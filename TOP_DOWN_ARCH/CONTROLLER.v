==> flow/design.v <==
`timescale 1ns / 1ps
module CONTROLLER #(parameter data_in_width = 16, N = 4)(
    input clk, rst,
    input start,  
    input in_1_eq_in_2, in_1_gt_in_2, in_1_lt_in_2, eoc_out,  
    output reg ld_a, ld_b, ld_i, ld_j, ld_k, ld_n_1, 
    output reg sel_m3, sel_m6, sel_m5, sel_m7, sel_m8,
    output reg [1:0] sel_m1, sel_m2, sel_m4,
    output reg [1:0] ALU_sel,
    output reg RW_MEM, mem_en,
    output reg MEM_WRITE_FLAG,
    output reg clear_eoc, preset_eoc,
    output reg done,  
    output reg[3:0] ps, ns
);
localparam s0 = 4'd0, s1 = 4'd1, s2 = 4'd2, s3 = 4'd3,
          s4 = 4'd4, s5 = 4'd5, s6 = 4'd6, s7 = 4'd7,
          s8 = 4'd8, s9 = 4'd9, s10 = 4'd10, s11 = 4'd11,
          s12 = 4'd12;
    always @(posedge clk or posedge rst) begin
        if (rst)
            ps <= s0;
        else
            ps <= ns;
    end
always@(*)begin
    case(ps)
        s0: begin
            ns = (start) ? s1 : s0;
        end
        s1: begin
            ns = s2;
        end
        s2: begin  
            ns = (in_1_gt_in_2) ? s3 : s12;
        end
        s3: begin
            ns = s4;
        end
        s4: begin
            ns = (in_1_gt_in_2) ? s5 : s11;
        end
        s5: begin
            ns = s6;
        end
        s6: begin
            ns = s7;
        end
        s7: begin
            ns= (in_1_gt_in_2)? s8 :s10;
        end
        s8: begin
            ns = s9;
        end
        s9: begin
            ns = s10;
        end
        s10: begin
            ns = s4;
        end
        s11: begin
            ns = s2;
        end
        s12: begin
            ns = (eoc_out==1)?s0:s12;
        end
        default: ns = s0;
        endcase
    end
    always @(*) begin
        ld_a = 0;
        ld_b = 0;
        ld_i = 0;
        ld_j = 0;
        ld_k = 0;
        ld_n_1 = 0;
        sel_m3 = 0;
        sel_m6 = 0;
        sel_m5 = 0;
        sel_m7 = 0;
        sel_m8 = 0;
        sel_m1 = 2'b00;
        sel_m2 = 2'b00;
        sel_m4 = 2'b00;
        ALU_sel = 2'b00;
        RW_MEM = 0;
        mem_en = 0;
        clear_eoc = 0;
        preset_eoc = 0;
        done = 0;
        MEM_WRITE_FLAG = 0;
        case (ps)
        s0: begin
                ld_a = 0;
                ld_b = 0;
                ld_i = 0;
                ld_j = 0;
                ld_k = 0;
                ld_n_1 = 0;
                sel_m3 = 0;
                sel_m6 = 0;
                sel_m5 = 0;
                sel_m7 = 1;
                sel_m8 = 1;
                sel_m1 = 2'b00;
                sel_m2 = 2'b11;
                sel_m4 = 2'b11;
                ALU_sel = 2'b00;
                RW_MEM = 1;
                mem_en = 1;
                clear_eoc = 0;
                preset_eoc = 0;
                done = 0;
                MEM_WRITE_FLAG = 1;
            end
        s1: begin
        ld_a = 0;
        ld_b = 0;
        ld_i = 0;
        ld_j = 1;
        ld_k = 1;
        ld_n_1 = 0;
        sel_m3 = 0;
        sel_m6 = 1;
        sel_m5 = 0;
        sel_m7 = 0;
        sel_m8 = 0;
        sel_m1 = 2'b00;
        sel_m2 = 2'b00;
        sel_m4 = 2'b11;
        ALU_sel = 2'b00;
        RW_MEM = 0;
        mem_en = 0;
        clear_eoc = 1;
        preset_eoc = 0;
        done = 0;
            end
            s2: begin
        ld_a = 0;
        ld_b = 0;
        ld_i = 0;
        ld_j = 0;
        ld_k = 0;
        ld_n_1 = 1;
        sel_m3 = 0;
        sel_m6 = 0;
        sel_m5 = 0;
        sel_m7 = 0;
        sel_m8 = 0;
        sel_m1 = 2'b01;
        sel_m2 = 2'b00;
        sel_m4 = 2'b11;
        ALU_sel = 2'b11;
        RW_MEM = 0;
        mem_en = 0;
        clear_eoc = 0;
        preset_eoc = 0;
        done = 0;
            end
            s3: begin
        ld_a = 0;
        ld_b = 0;
        ld_i = 1;
        ld_j = 0;
        ld_k = 0;
        ld_n_1 = 0;
        sel_m3 = 0;
        sel_m6 = 0;
        sel_m5 = 1;
        sel_m7 = 0;
        sel_m8 = 0;
        sel_m1 = 2'b00;
        sel_m2 = 2'b00;
        sel_m4 = 2'b00;
        ALU_sel = 2'b00;
        RW_MEM = 0;
        mem_en = 0;
        clear_eoc = 0;
        preset_eoc = 0;
        done = 0;
            end
            s4:
             begin      
        ld_a = 0;
        ld_b = 0;
        ld_i = 0;
        ld_j = 0;
        ld_k = 0;
        ld_n_1 = 0;
        sel_m3 = 0;
        sel_m6 = 0;
        sel_m5 = 0;
        sel_m7 = 0;
        sel_m8 = 0;
        sel_m1 = 2'b00;
        sel_m2 = 2'b00;
        sel_m4 = 2'b00;
        ALU_sel = 2'b11;
        RW_MEM = 0;
        mem_en = 0;
        clear_eoc = 0;
        preset_eoc = 0;
        done = 0;
            end
            s5: begin
        ld_a = 1;
        ld_b = 0;
        ld_i = 0;
        ld_j = 0;
        ld_k = 1;
        ld_n_1 = 0;
        sel_m3 = 0;
        sel_m6 = 0;
        sel_m5 = 0;
        sel_m7 = 0;
        sel_m8 = 0;
        sel_m1 = 2'b00;
        sel_m2 = 2'b10;
        sel_m4 = 2'b11;
        ALU_sel = 2'b00;
        RW_MEM = 0;
        mem_en = 1;
        clear_eoc = 0;
        preset_eoc = 0;
        done = 0;
            end
            s6: begin
        ld_a = 0;
        ld_b = 1;
        ld_i = 0;
        ld_j = 0;
        ld_k = 0;
        ld_n_1 = 0;
        sel_m3 = 0;
        sel_m6 = 0;
        sel_m5 = 0;
        sel_m7 = 0;
        sel_m8 = 0;
        sel_m1 = 2'b00;
        sel_m2 = 2'b00;
        sel_m4 = 2'b10;
        ALU_sel = 2'b00;
        RW_MEM = 0;
        mem_en = 1;
        clear_eoc = 0;
        preset_eoc = 0;
        done = 0;
            end
            s7: begin
        ld_a = 0;
        ld_b = 0;
        ld_i = 0;
        ld_j = 0;
        ld_k = 0;
        ld_n_1 = 0;
        sel_m3 = 0;
        sel_m6 = 0;
        sel_m5 = 0;
        sel_m7 = 0;
        sel_m8 = 0;
        sel_m1 = 2'b10;
        sel_m2 = 2'b01;
        sel_m4 = 2'b10;
        ALU_sel = 2'b11;
        RW_MEM = 0;
        mem_en = 0;
        clear_eoc = 0;
        preset_eoc = 0;
        done = 0;
            end
            s8: begin
        ld_a = 0;
        ld_b = 0;
        ld_i = 0;
        ld_j = 0;
        ld_k = 0;
        ld_n_1 = 0;
        sel_m3 = 1;
        sel_m6 = 0;
        sel_m5 = 0;
        sel_m7 = 0;
        sel_m8 = 0;
        sel_m1 = 2'b00;
        sel_m2 = 2'b00;
        sel_m4 = 2'b00;
        ALU_sel = 2'b00;
        RW_MEM = 1;
        mem_en = 1;
        clear_eoc = 0;
        preset_eoc = 0;
        done = 0;
            end
            s9: begin
        ld_a = 0;
        ld_b = 0;
        ld_i = 0;
        ld_j = 0;
        ld_k = 0;
        ld_n_1 = 0;
        sel_m3 = 0;
        sel_m6 = 0;
        sel_m5 = 0;
        sel_m7 = 0;
        sel_m8 = 0;
        sel_m1 = 2'b00;
        sel_m2 = 2'b00;
        sel_m4 = 2'b10;
        ALU_sel = 2'b00;
        RW_MEM = 1;
        mem_en = 1;
        clear_eoc = 0;
        preset_eoc = 0;
        done = 0;
            end
            s10: begin
        ld_a = 0;
        ld_b = 0;
        ld_i = 1;
        ld_j = 0;
        ld_k = 0;
        ld_n_1 = 0;
        sel_m3 = 0;
        sel_m6 = 0;
        sel_m5 = 1;
        sel_m7 = 0;
        sel_m8 = 0;
        sel_m1 = 2'b00;
        sel_m2 = 2'b10;
        sel_m4 = 2'b10;
        ALU_sel = 2'b00;
        RW_MEM = 0;
        mem_en = 0;
        clear_eoc = 0;
        preset_eoc = 0;
        done = 0;
            end
            s11: begin
        ld_a = 0;
        ld_b = 0;
        ld_i = 0;
        ld_j = 1;
        ld_k = 0;
        ld_n_1 = 0;
        sel_m3 = 0;
        sel_m6 = 1;
        sel_m5 = 0;
        sel_m7 = 0;
        sel_m8 = 0;
        sel_m1 = 2'b01;
        sel_m2 = 2'b10;
        sel_m4 = 2'b11;
        ALU_sel = 2'b00;
        RW_MEM = 0;
        mem_en = 0;
        clear_eoc = 0;
        preset_eoc = 0;
        done = 0;
            end
            s12: begin
        ld_a = 0;
        ld_b = 0;
        ld_i = 0;
        ld_j = 0;
        ld_k = 0;
        ld_n_1 = 0;
        sel_m3 = 0;
        sel_m6 = 0;
        sel_m5 = 0;
        sel_m7 = 0;
        sel_m8 = 0;
        sel_m1 = 2'b00;
        sel_m2 = 2'b00;
        sel_m4 = 2'b00;
        ALU_sel = 2'b00;
        RW_MEM = 0;
        mem_en = 1;
        clear_eoc = 0;
        preset_eoc = 1;
        done = 1;
            end
            default: begin
        ld_a = 0;
        ld_b = 0;
        ld_i = 0;
        ld_j = 0;
        ld_k = 0;
        ld_n_1 = 0;
        sel_m3 = 0;
        sel_m6 = 0;
        sel_m5 = 0;
        sel_m7 = 0;
        sel_m8 = 0;
        sel_m1 = 2'b00;
        sel_m2 = 2'b00;
        sel_m4 = 2'b00;
        ALU_sel = 2'b00;
        RW_MEM = 0;
        mem_en = 0;
        clear_eoc = 0;
        preset_eoc = 0;
        done = 0;
            end
     endcase
end
endmodule
Tool chain data of CONTROLLER
The steps from the RTL of CONTROLLER to its reports follow in flow order. Lines are those of the file above, counted from 1. Cell names lack the library's common part. Not given: -

Design top: CONTROLLER. Clock: clk. Library: sky130hd. Library corner: tt_025C_1v80.

Word level
Yosys after proc, flatten, opt, wreduce and memory -nomap, before mapping. Enables and synchronous resets that opt folds into registers are not counted as muxes. Memory bits, and registers merged into a memory's read port (data or address), are not among the register bits. Print and check cells are not counted. Equal cells are merged and count once. Yosys's memory passes give these memory sizes; they may raise the number of words (mostly to a power of two), join words into wider ones and drop unused or constant bits.

Under muxes and demuxes stands 6. For reduce/logical cells the number is 3. The entry for eq/ne operators reads 12.

Operator list (count): parallel mux 4 bit (select 11 bit) (1); == test 4 bit (second input constant) (5); == test 4 x 3 -> 1 bit (second input constant) (4); two-way mux 4 bit (3); == test 4 x 2 -> 1 bit (second input constant) (2); OR reduction 2 bit (2); == test 4 x 1 -> 1 bit (second input constant) (1); zero test 4 bit (1); two-way mux 2 bit (1); two-way mux 1 bit (1).

Bits in registers: 4. For bits in read-only memories the number is 400. Memories kept: 1. For input bits the number is 7. For cells after elaboration the number is 23. Output and inout port bits: 33.

Memories: (no name shown) (words 16, bits a word 25, rd ports 1, write ports 0, line 92) `case (ps)`.

Depth
Longest topological path by Yosys (ltp), each cell counted once; first at word level (registers and memories cut), then after technology mapping (sequential cells cut; the memories' decode and read muxes count).

Under depth after elaboration stands 3. Under ABC_AREA stands 1. The figure for depth in mapped cells is 7. The figure for depth with buffers taken out is 6.

Netlist
The flow's flattened synthesis, as Yosys stat reports it; memories are mapped. The netlist is that of the ABC_AREA named above (0 if unset); the other value can give another one.

Cells by type: dfrtp_1 (count 4, total area 100.096 sq um); inv_1 (count 17, total area 63.811 sq um); nand2_1 (count 17, total area 63.811 sq um); ha_1 (count 5, total area 62.56 sq um); buf_4 (count 6, total area 45.043 sq um); nand3_1 (count 8, total area 40.038 sq um); nor2_1 (count 9, total area 33.782 sq um); nor2_4 (count 3, total area 33.782 sq um); buf_6 (count 2, total area 22.522 sq um); nand3_2 (count 2, total area 20.019 sq um); nand2_2 (count 3, total area 18.768 sq um); nand4_1 (count 3, total area 18.768 sq um); o211ai_1 (count 2, total area 15.014 sq um); inv_4 (count 2, total area 12.512 sq um); a21oi_1 (count 2, total area 10.01 sq um); o21ai_0 (count 2, total area 10.01 sq um); o21ai_2 (count 1, total area 8.758 sq um); o31ai_1 (count 1, total area 7.507 sq um).

Other cell types: 4; their cells: 4.

Under chip area (Yosys) stands 608.1 sq um. The figure for mapped cells is 93. Under flip-flop cells stands 4. Sequential area: 100.1 sq um. The entry for buffers reads 9.

Worst setup path after synthesis
Source: OpenSTA report_checks on the synthesized netlist (no wires, ideal clock, input and output delay 20% of the period each), path of least setup slack; recovery checks are left aside. Register names are those of the netlist, which keeps one name where synthesis merged equal registers.

Path kind: register to output. Start point: register ps[1]. End point: output port ALU_sel[1]. For external output delay the number is 0.328 ns. For period the number is 1.64 ns. The figure for buffers on the path is 1. Under arrival stands 1.495 ns. The figure for delay of the path is 1.495 ns. Under data required time stands 1.312 ns. The entry for launch time at the first pin reads 0.000 ns. Slack: -0.183 ns. The figure for driving pins on the path is 5. For period reached after synthesis the number is 1.823 ns.

"delay of the path" = arrival - input delay + setup time. At an output port there is no setup time. "driving pins on the path": output pins that drive a net of the path, with the launching flip-flop's if there is one; two outputs of one cell count as two. "period reached after synthesis" = period - worst setup slack (recovery checks aside). The figure is calculated, with input and output delays left at 20% of the set period. Between the ends stands the longest chain of elaborated cells between them, by number of cells; it is not shown to be the way that was timed. Of several equally long chains one is given. A line is the first line of the expression or statement that the cell stems from. Yosys adds cells for indexed reads and writes and turns some case tables into memories. A memory read counts as a cell of the chain, while the word-level depth stops at memories.

Cell sequence: dfrtp_1 -> inv_1 -> ha_1 -> o31ai_1 -> buf_4. The figure for length of the longest elaborated chain is 1. The entry for elaborated cells between the ends (all ways) reads 1. The figure for RTL lines with such cells is 1. Classes of those cells: 1 x memory.

RTL lines, path after synthesis: start, declared (line 14) `output reg[3:0] ps, ns`; start, assigned (line 22) `ps <= s0;`; start, assigned (line 24) `ps <= ns;`; memory (16 x 25 bit) (line 92) `case (ps)`; end, declared (line 9) `output reg [1:0] ALU_sel,`.

Nets of the timed path that keep an RTL name, with a line that drives or declares them; the list need not be complete.

Nets with RTL names, path after synthesis (line): ALU_sel[0] (92).

Appendix: runs

Below are 2 stored runs of the flow (Yosys, OpenROAD; platform sky130hd) on CONTROLLER, each with its settings, unordered. Constraints: input delay and output delay 20% of the set period each, output load 0.01 pF.

Run A has these settings: period_ns 1.28; CORE_UTILIZATION 70; PLACE_DENSITY_LB_ADDON 0.13; CORE_ASPECT_RATIO 1.44; ABC_AREA 1; GPL_TIMING_DRIVEN 0; CTS_CLUSTER_SIZE 26; CAP_MARGIN 0; MIN_ROUTING_LAYER met2; CORE_MARGIN 2; SLEW_MARGIN 20. Outcome: unfinished; error PDN-0185 in floorplanning.

Run B has these settings: period_ns 2.87; CORE_UTILIZATION 60; SETUP_SLACK_MARGIN 0.55; PLACE_DENSITY 0.83; TNS_END_PERCENT 35; CTS_CLUSTER_SIZE 36; CAP_MARGIN 35; SLEW_MARGIN 0; MAX_ROUTING_LAYER met4; CORE_MARGIN 2. Outcome: unfinished; error DPL-0038 in clock tree synthesis.
